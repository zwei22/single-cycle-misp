==> flow/design.v <==
module ALU(
    in1,
    in2,
    shamt,
    out,
    zero,
    mem_addr,
    alu_op,
    funct,
    jr
);
input signed  [31:0] in1, in2;
output  reg [31:0] out;
output  [6:0] mem_addr;
output   zero;
input   [4:0] shamt;
input   [1:0] alu_op;
wire  [3:0] alu_ctrl;
input   [5:0] funct;
output  jr;
wire    [4:0] temp[0:7];
wire    temp_ans;
assign temp[0] = in1[3:0]+in2[3:0];
assign temp[1] = in1[7:4]+in2[7:4]+{3'd0,temp[0][4]};
assign temp[2] = in1[11:8]+in2[11:8]+{3'd0,temp[1][4]};
assign temp[3] = in1[15:12]+in2[15:12]+{3'd0,temp[2][4]};
assign temp[4] = in1[19:16]+in2[19:16]+{3'd0,temp[3][4]};
assign temp[5] = in1[23:20]+in2[23:20]+{3'd0,temp[4][4]};
assign temp[6] = in1[27:24]+in2[27:24]+{3'd0,temp[5][4]};
assign temp[7] = in1[31:28]+in2[31:28]+{3'd0,temp[6][4]};
assign temp_ans = in1[8] ^ in2[8] ^ temp[1][4];
assign mem_addr = {temp_ans, temp[1][3:0], temp[0][3:2]};
assign alu_ctrl =   (alu_op==2'b00)? 4'b0010:
                    (alu_op==2'b01)? 4'b1111:
                    (alu_op==2'b10 & funct==6'b100000)? 4'b0010:
                    (alu_op==2'b10 & funct==6'b100100)? 4'b0000:
                    (alu_op==2'b10 & funct==6'b100101)? 4'b0001:
                    (alu_op==2'b10 & funct==6'b101010)? 4'b0111:
                    (alu_op==2'b10 & funct==6'b000000)? 4'b0011:
                    (alu_op==2'b10 & funct==6'b000010)? 4'b1000:
                    (alu_op==2'b10 & funct==6'b100010)? 4'b0110:
                    0;
always @(*) begin
    case(alu_ctrl)
        4'b0000: out = in1&in2;
        4'b0001: out = in1|in2;
        4'b0010: out = {temp[7][3:0],temp[6][3:0],temp[5][3:0],temp[4][3:0],temp[3][3:0],temp[2][3:0],temp[1][3:0],temp[0][3:0]};
        4'b0110: out = in1-in2;
        4'b0111: out = in1<in2;
        4'b1111: out = in1!=in2;
        4'b0011: out = in2 << shamt;
        4'b1000: out = in2 >>> shamt;
        default: out = 0;
    endcase
end
assign zero = (~out[0]);
assign jr = (alu_op==2'b10 & funct==6'b001000) ? 1 : 0;
endmodule
module CONTROL(
    opcode,
    regdst,
    jump,
    beq,
    bne,
    mem_read,
    mem_to_reg,
    alu_op,
    mem_write,
    alu_src,
    reg_write,
    mem_enable,
    jal
);
input wire  [5:0] opcode;
output wire regdst;
output wire jump;
output wire beq;
output wire bne;
output wire mem_read;
output wire mem_to_reg;
output wire [1:0] alu_op;
output wire mem_write;
output wire alu_src;
output wire reg_write;
output wire mem_enable;
output wire jal;
assign regdst = ~(opcode[3] | opcode[2] | opcode[1]);
assign jump = (~opcode[5] & opcode[1]);
assign beq = (opcode[2] & ~opcode[0]);
assign bne = (opcode[2] & opcode[0]);
assign mem_read = ~mem_to_reg;
assign mem_to_reg = (opcode[5] & ~opcode[3]);
assign alu_op[1] = regdst;
assign alu_op[0] = opcode[2];
assign mem_write = ~(opcode[5] & opcode[3]);
assign alu_src = (opcode[5] | opcode[3]);
assign reg_write = (~opcode[3] & opcode[1] & opcode[0] | ~(opcode[2] | opcode[1] | opcode[0]));
assign mem_enable = (~opcode[5]);
assign jal = (~opcode[5] & opcode[1] & opcode[0]);
endmodule
module REGISTER(
    clk,
    rst_n,
    reg_read,
    read_reg1,
    read_reg2,
    write_reg,
    ctrl_reg_w,
    write_data,
    read_data1,
    read_data2
);
input   clk, rst_n;
input   ctrl_reg_w;
input   reg_read;
input   [4:0] read_reg1, read_reg2, write_reg;
input   [31:0] write_data;
output  reg [31:0] read_data1, read_data2;
reg     [31:0] regs [0:31];
integer i;
always @(*) begin
    case (read_reg1)
        5'd0  : read_data1 = 31'b0;
        5'd1  : read_data1 = regs[1];
        5'd2  : read_data1 = regs[2];
        5'd3  : read_data1 = regs[3];
        5'd4  : read_data1 = regs[4];
        5'd5  : read_data1 = regs[5];
        5'd6  : read_data1 = regs[6];
        5'd7  : read_data1 = regs[7];
        5'd8  : read_data1 = regs[8];
        5'd9  : read_data1 = regs[9];
        5'd10 : read_data1 = regs[10];
        5'd11 : read_data1 = regs[11];
        5'd12 : read_data1 = regs[12];
        5'd13 : read_data1 = regs[13];
        5'd14 : read_data1 = regs[14];
        5'd15 : read_data1 = regs[15];
        5'd16 : read_data1 = regs[16];
        5'd17 : read_data1 = regs[17];
        5'd18 : read_data1 = regs[18];
        5'd19 : read_data1 = regs[19];
        5'd20 : read_data1 = regs[20];
        5'd21 : read_data1 = regs[21];
        5'd22 : read_data1 = regs[22];
        5'd23 : read_data1 = regs[23];
        5'd24 : read_data1 = regs[24];
        5'd25 : read_data1 = regs[25];
        5'd26 : read_data1 = regs[26];
        5'd27 : read_data1 = regs[27];
        5'd28 : read_data1 = regs[28];
        5'd29 : read_data1 = regs[29];
        5'd30 : read_data1 = regs[30];
        5'd31 : read_data1 = regs[31];
    endcase
    case (read_reg2)
        5'd0  : read_data2 = 31'b0;
        5'd1  : read_data2 = regs[1];
        5'd2  : read_data2 = regs[2];
        5'd3  : read_data2 = regs[3];
        5'd4  : read_data2 = regs[4];
        5'd5  : read_data2 = regs[5];
        5'd6  : read_data2 = regs[6];
        5'd7  : read_data2 = regs[7];
        5'd8  : read_data2 = regs[8];
        5'd9  : read_data2 = regs[9];
        5'd10 : read_data2 = regs[10];
        5'd11 : read_data2 = regs[11];
        5'd12 : read_data2 = regs[12];
        5'd13 : read_data2 = regs[13];
        5'd14 : read_data2 = regs[14];
        5'd15 : read_data2 = regs[15];
        5'd16 : read_data2 = regs[16];
        5'd17 : read_data2 = regs[17];
        5'd18 : read_data2 = regs[18];
        5'd19 : read_data2 = regs[19];
        5'd20 : read_data2 = regs[20];
        5'd21 : read_data2 = regs[21];
        5'd22 : read_data2 = regs[22];
        5'd23 : read_data2 = regs[23];
        5'd24 : read_data2 = regs[24];
        5'd25 : read_data2 = regs[25];
        5'd26 : read_data2 = regs[26];
        5'd27 : read_data2 = regs[27];
        5'd28 : read_data2 = regs[28];
        5'd29 : read_data2 = regs[29];
        5'd30 : read_data2 = regs[30];
        5'd31 : read_data2 = regs[31];
    endcase
end
always@(posedge clk) begin
	if (~rst_n) begin
        for (i=0; i<32; i=i+1) begin
            regs[i] <= 0;
        end
    end
    else if (ctrl_reg_w==1'b1) begin
        regs[write_reg] <= write_data;
    end
end
endmodule
module PC(
    clk,
    rst_n,
    in,
    out
);
input   clk, rst_n;
input   [29:0] in;
output  reg [29:0] out;
always@(posedge clk)begin
    if (rst_n==0) begin
        out <= 0;
    end
    else begin
        out <= in;
    end
end
endmodule
module SingleCycleMIPS( 
    clk,
    rst_n,
    IR_addr,
    IR,
    ReadDataMem,
    CEN,
    WEN,
    A,
    Data2Mem,
    OEN
);
    input         clk, rst_n;
    input  [31:0] IR;
    output [31:0] IR_addr;
    input  [31:0] ReadDataMem;  
    output        CEN;  
    output        WEN;  
    output [6:0] A;
    output [31:0] Data2Mem;  
    output        OEN;  
    wire w_regdst, w_jump, w_beq, w_bne, w_mem_r, w_mem2reg, w_jr;
    wire w_mem_w, w_alusrc, w_reg_w, w_mem_en, w_zero, w_jal;
    wire [1:0] w_aluop;
    wire [4:0] w_write_reg;
    wire [6:0] w_A;
    wire [29:0] w_pc_in, w_pc_out, w_pc_add4, w_pc_branch, w_pc_jump;
    wire [31:0] w_rd1, w_rd2, w_alu, w_se, w_alu_result, w_jal_wr;
REGISTER register(
    .clk(clk),
    .rst_n(rst_n),
    .reg_read(w_jump),
    .read_reg1(IR[25:21]),
    .read_reg2(IR[20:16]),
    .write_reg(w_write_reg),
    .ctrl_reg_w(w_reg_w),
    .write_data(w_jal_wr),
    .read_data1(w_rd1),
    .read_data2(w_rd2)
);
CONTROL control(
    .opcode(IR[31:26]),
    .regdst(w_regdst),
    .jump(w_jump),
    .beq(w_beq),
    .bne(w_bne),
    .mem_read(w_mem_r),
    .mem_to_reg(w_mem2reg),
    .alu_op(w_aluop),
    .mem_write(w_mem_w),
    .alu_src(w_alusrc),
    .reg_write(w_reg_w),
    .mem_enable(w_mem_en),
    .jal(w_jal)
);
ALU alu(
    .in1(w_rd1),
    .in2(w_alu),
    .shamt(IR[10:6]),
    .out(w_alu_result),
    .zero(w_zero),
    .mem_addr(A),
    .alu_op(w_aluop),
    .funct(IR[5:0]),
    .jr(w_jr)
);
PC pc(
    .clk(clk),
    .rst_n(rst_n),
    .in(w_pc_in),
    .out(w_pc_out)
);
assign w_pc_add4 = w_pc_out + 1;
assign w_se = { {16{IR[15]}},IR[15:0] };
assign w_pc_branch = w_pc_add4 + w_se[29:0];
assign w_pc_jump = {w_pc_add4[29:26], IR[25:0]};
assign w_write_reg = (w_jal) ? 5'd31 : ((w_regdst) ? IR[15:11] : IR[20:16]);
assign w_alu = (w_alusrc) ? w_se : w_rd2;
assign w_pc_in =    (w_jr) ? w_rd1 :
                    (w_jump) ? w_pc_jump :
                    (w_beq && w_zero) || (w_bne && ~w_zero) ? w_pc_branch :
                    w_pc_add4;
assign w_jal_wr = (w_jal) ? w_pc_add4 : ((w_mem2reg) ? ReadDataMem : w_alu_result);
assign IR_addr = {w_pc_out, 2'b00};
assign CEN = w_mem_en;
assign OEN = w_mem_r;
assign WEN = w_mem_w;
assign Data2Mem = w_rd2;
endmodule
* Step by step through the tools: SingleCycleMIPS
What the tools print for SingleCycleMIPS, step after step.
Lines are those of the file above, counted from 1.
Operators: Yosys type, input widths -> output width; for muxes data width and select width s.
Library cell names are shortened.
Not given: -
- Top module :: SingleCycleMIPS
- Clock :: clk
- Standard-cell library :: sky130hd
- Corner :: tt_025C_1v80

* After elaboration
Counts by Yosys on the flattened word-level netlist (proc, flatten, opt, wreduce; memories kept). Register bits leave out memories and registers merged into their read ports (data or address); mux counts leave out enables and synchronous resets folded into registers. Print and check cells are left out. Cells with the same type and inputs are merged into one.
Yosys's memory passes give these memory sizes; they may raise the number of words (mostly to a power of two), join words into wider ones and drop unused or constant bits.
- Bits in registers :: 30
- Bits in latches :: 0
- Bits in writable memories :: 1024
- Bits in read-only memories :: 0
- Memories kept :: 1
- Bits of input ports :: 66
- Elaborated cells :: 172
- Add/sub/neg operators :: 18
- $mul :: 0
- Divide/modulo/power cells :: 0
- Magnitude comparators :: 1
- Equality and inequality tests :: 79
- Shift-type cells :: 2
- Multiplexer cells :: 28
- Bitwise operators :: 34
- Reductions and logical operators :: 8
** Memory list
- register.regs :: depth 32, width 32, line 119 : reg     [31:0] regs [0:31];
** Operator list (number)
- $pmux 32 s32 :: 2
- $pmux 32 s8 :: 1
- $eq 5x5->1 const B :: 32
- $mux 32 :: 5
- $mux 30 :: 3
- $eq 5x4->1 const B :: 16
- $eq 5x3->1 const B :: 8
- $add 4x4->5 :: 7
- $sub 32x32->32 :: 1
- $lt 32x32->1 :: 1
- $ne 32x32->1 :: 1
- $and 32x32->32 :: 1
- $or 32x32->32 :: 1
- $shl 32x5->32 :: 1
- $sshr 32x5->32 :: 1
- $mux 4 :: 8
- $add 30x1->30 const B :: 1
- $add 30x30->30 :: 1
- $add 5x1->5 :: 6
- $eq 6x6->1 const B :: 5
- $eq 5x2->1 const B :: 4
- $mux 5 :: 4
- $and 1x1->1 :: 16
- $eq 5x1->1 const B :: 2
- $logic_not 5->1 :: 2
- $not 1->1 :: 8
- $eq 4x2->1 const B :: 2
- $eq 4x3->1 const B :: 2
Other operator kinds: 17; their cells: 28.

* Longest topological paths
Longest topological path by Yosys (ltp), each cell counted once; first at word level (registers and memories cut), then after technology mapping (sequential cells cut; the memories' decode and read muxes count).
- Depth after elaboration :: 22
- ABC_AREA :: 0
- Depth in mapped cells :: 55
- Depth with buffers taken out :: 50

* Netlist
Yosys stat after the flow's synthesis: flattened, memories mapped to cells. It holds for the ABC_AREA given above (unset counts as 0); a run with the other value may have another netlist.
** Cell types
- edfxtp_1 :: number 992, area in all 2.98E+04 um2
- nor2_1 :: number 1222, area in all 4.59E+03 um2
- and3_1 :: number 485, area in all 3034.16 um2
- a22oi_1 :: number 328, area in all 2.46E+03 um2
- clkbuf_1 :: number 482, area in all 1.81E+03 um2
- ha_1 :: number 126, area in all 1.58E+03 um2
- a2111oi_0 :: number 137, area in all 1.2E+03 um2
- a221oi_1 :: number 132, area in all 1.16E+03 um2
- nand3_1 :: number 225, area in all 1126.08 um2
- mux4_2 :: number 45, area in all 1.01E+03 um2
- nand2_1 :: number 220, area in all 825.792 um2
- a21oi_1 :: number 147, area in all 735.706 um2
- a22o_1 :: number 83, area in all 726.947 um2
- nand4_1 :: number 114, area in all 713.184 um2
- mux2i_1 :: number 68, area in all 680.653 um2
- dfxtp_1 :: number 30, area in all 600.576 um2
- xnor2_1 :: number 66, area in all 578.054 um2
- o21ai_0 :: number 105, area in all 525.504 um2
Not listed: further types 83, cells in them 1114.
- Cell count :: 6121
- Mapped area :: 0.0612462 mm2
- Mapped flip-flops :: 1022
By module: a second synthesis without flattening, with its own total; a netlist apart from the flattened one above.
- Cell total of the unflattened synthesis :: 5910
- Area total of the unflattened synthesis :: 0.0635872 mm2
Each row is one instance without its submodules.
** Modules
- REGISTER :: instances 1, cells 4152, area 0.0503908 mm2, sequential area 0.0297886 mm2
- ALU :: instances 1, cells 1034, area 0.0080189 mm2, sequential area 0 mm2
- SingleCycleMIPS :: instances 1, cells 647, area 0.0042741 mm2, sequential area 0 mm2
- PC :: instances 1, cells 63, area 0.000812 mm2, sequential area 0.0006006 mm2
- CONTROL :: instances 1, cells 14, area 0.0000913 mm2, sequential area 0 mm2

* Path before layout
OpenSTA on the mapped netlist: ideal clock, no wires. The path of least setup slack (recovery checks aside). Input and output delay are each 20% of the period. Register names are those of the netlist, which keeps one name where synthesis merged equal registers.
- Path type :: input to register
- Start point :: input IR[18]
- End point :: memory register.regs[8][29]
- Clock period :: 27500 ps
- Setup time :: 266 ps
- Launch time at the first pin :: 5500 ps
- Arrival :: 16531 ps
- Path slack :: 10703 ps
- Path delay :: 11297 ps
- Driving pins on the path :: 49
- Synthesis period reached :: 16797 ps
"path delay" = arrival - input delay + setup time.
"driving pins on the path" counts driving pins, that of a launching flip-flop among them; a cell with two outputs on the path counts twice.
"synthesis period reached" is the clock period less the worst setup slack; recovery checks do not enter. This is arithmetic on one report: input and output delays are still those of the set period (20% each).
- Cells stage by stage :: buf_4 > or3b_1 > buf_2 > nor2_2 > clkbuf_1 > a22oi_1 > and4_1 > a31oi_1 > fa_1 > a21oi_1 > nor2_1 > nor2_1 > fa_1 > inv_1 > fa_1 > a21o_1 > a21o_1 > fa_1 > [... 13 more ...] > fa_1 > inv_1 > a21o_1 > a21oi_1 > fa_1 > fa_1 > o21bai_1 > a21oi_1 > fa_1 > fa_1 > nor2_1 > a21oi_1 > o221ai_1 > a221oi_1 > nand4_1 > o211ai_1 > clkbuf_1 > nor2_1
** Ends and longest elaborated chain, post-synthesis
- from (decl) :: line 233 : input  [31:0] IR;
- to (decl) :: line 119 : reg     [31:0] regs [0:31];
Chain of elaborated cells between the ends: none given.

* Path in the finished layout
From the final timing report of flow run 1: the path of least setup slack in the routed layout; clock arrival at registers is part of the times.
The path's times are printed in steps of 10 ps; the period is the one set.
- Path type :: input to register
- Start point :: input IR[16]
- End point :: memory register.regs[10][29]
- Clock period :: 8830 ps
- Setup time :: 210 ps
- Launch time at the first pin :: 1770 ps
- Arrival :: 12300 ps
- Path slack :: -2850 ps
- Driving pins on the path :: 52
- Cells stage by stage :: buf_8 > buf_4 > buf_4 > nand2_4 > buf_6 > nor2_2 > a222oi_1 > buf_4 > and2_1 > a31o_2 > ha_4 > inv_1 > nor2_2 > nor2_2 > fa_2 > inv_2 > fa_2 > a21o_1 > [... 16 more ...] > inv_2 > a21o_1 > a21oi_2 > fa_2 > fa_2 > o21bai_4 > a21oi_2 > fa_2 > fa_1 > nor2_2 > a21oi_2 > o221ai_2 > a221oi_2 > nand4_1 > o211ai_1 > buf_4 > clkbuf_16 > nor2_1
** Ends and longest elaborated chain, post-layout
- from (decl) :: line 233 : input  [31:0] IR;
- to (decl) :: line 119 : reg     [31:0] regs [0:31];
Chain of elaborated cells between the ends: none given.

Appendix: measured runs

Flow measurements of SingleCycleMIPS on sky130hd: 2 stored runs with different settings, listed in no order. Input and output delays are each 20% of the period that was set; the output load is 0.01 pF.
By "reached clock period" is meant the clock period of the run minus its worst setup slack. This is arithmetic on one report: input and output delays are still those of the set period (20% each).
"time of the worst setup path" is the time allowed to the run's worst setup path (the clock period less input and output delay, where it has them) less its slack. Clock arrival times count: a late capture clock shortens it, a late launch clock lengthens it.
"total power after layout" is the tool's figure for a default switching activity; nothing was simulated.
"time of the worst setup path" is known to 10 ps.

* Flow run 1
** Files
==> flow/run.sh <==
#!/bin/bash
# the make line also repeats the synthesis and layout settings of config.mk as NAME=value (left out here)
make -C /OpenROAD-flow-scripts/flow DESIGN_CONFIG=/design/flow/config.mk WORK_HOME=/design/flow/orfs CLKGATE_MAP_FILE= finish
==> flow/config.mk <==
export PLATFORM = sky130hd
export DESIGN_NAME = SingleCycleMIPS
export DESIGN_NICKNAME = SingleCycleMIPS
export VERILOG_FILES = /design/flow/design.v
export SDC_FILE = /design/flow/constraint.sdc
export NUM_CORES = 4
export LEC_CHECK = 0
export ABC_AREA = 0
export CAP_MARGIN = 20
export CORE_MARGIN = 9
export CORE_UTILIZATION = 25
export CTS_CLUSTER_DIAMETER = 266
export CTS_CLUSTER_SIZE = 81
export GPL_ROUTABILITY_DRIVEN = 0
export MAX_ROUTING_LAYER = met4
export PLACE_DENSITY_LB_ADDON = 0.05
export SLEW_MARGIN = 20
==> flow/constraint.sdc <==
create_clock -name core_clock -period 8.83 [get_ports {clk}]
set_input_delay 1.7660 -clock core_clock [delete_from_list [all_inputs] [get_ports {clk}]]
set_output_delay 1.7660 -clock core_clock [all_outputs]
set_load 0.01 [all_outputs]
** Results
- Post-synthesis cell area :: 0.0612462 mm2
- Full die area :: 0.263128 mm2
- Standard-cell area of the final layout :: 0.0773767 mm2
- Utilization after layout :: 0.318
- Worst setup slack after layout :: -2850 ps
- Summed negative setup slack :: -656998 ps
- Worst-case hold slack :: 777 ps
- Total power after layout :: 11939 uW
- Reached clock period :: 11680 ps
- Time of the worst setup path :: 9910 ps
- Critical path type :: input to register

* Flow run 2
** Files
==> flow/run.sh <==
#!/bin/bash
# the make line also repeats the synthesis and layout settings of config.mk as NAME=value (left out here)
make -C /OpenROAD-flow-scripts/flow DESIGN_CONFIG=/design/flow/config.mk WORK_HOME=/design/flow/orfs CLKGATE_MAP_FILE= finish
==> flow/config.mk <==
export PLATFORM = sky130hd
export DESIGN_NAME = SingleCycleMIPS
export DESIGN_NICKNAME = SingleCycleMIPS
export VERILOG_FILES = /design/flow/design.v
export SDC_FILE = /design/flow/constraint.sdc
export NUM_CORES = 4
export LEC_CHECK = 0
export ABC_AREA = 0
export CAP_MARGIN = 20
export CELL_PAD_IN_SITES_DETAIL_PLACEMENT = 1
export CORE_ASPECT_RATIO = 1.26
export CORE_MARGIN = 2
export CORE_UTILIZATION = 29
export CTS_CLUSTER_DIAMETER = 162
export CTS_CLUSTER_SIZE = 93
export MAX_ROUTING_LAYER = met5
export PLACE_DENSITY_LB_ADDON = 0.05
export SETUP_SLACK_MARGIN = 0.2
export SLEW_MARGIN = 20
==> flow/constraint.sdc <==
create_clock -name core_clock -period 23.1 [get_ports {clk}]
set_input_delay 4.6200 -clock core_clock [delete_from_list [all_inputs] [get_ports {clk}]]
set_output_delay 4.6200 -clock core_clock [all_outputs]
set_load 0.01 [all_outputs]
** Results
- Post-synthesis cell area :: 0.0612462 mm2
- Full die area :: 0.214911 mm2
- Standard-cell area of the final layout :: 0.0687472 mm2
- Utilization after layout :: 0.327
- Worst setup slack after layout :: 4226 ps
- Summed negative setup slack :: 0 ps
- Worst-case hold slack :: 773 ps
- Total power after layout :: 4449 uW
- Reached clock period :: 18874 ps
- Time of the worst setup path :: 14250 ps
- Critical path type :: input to register
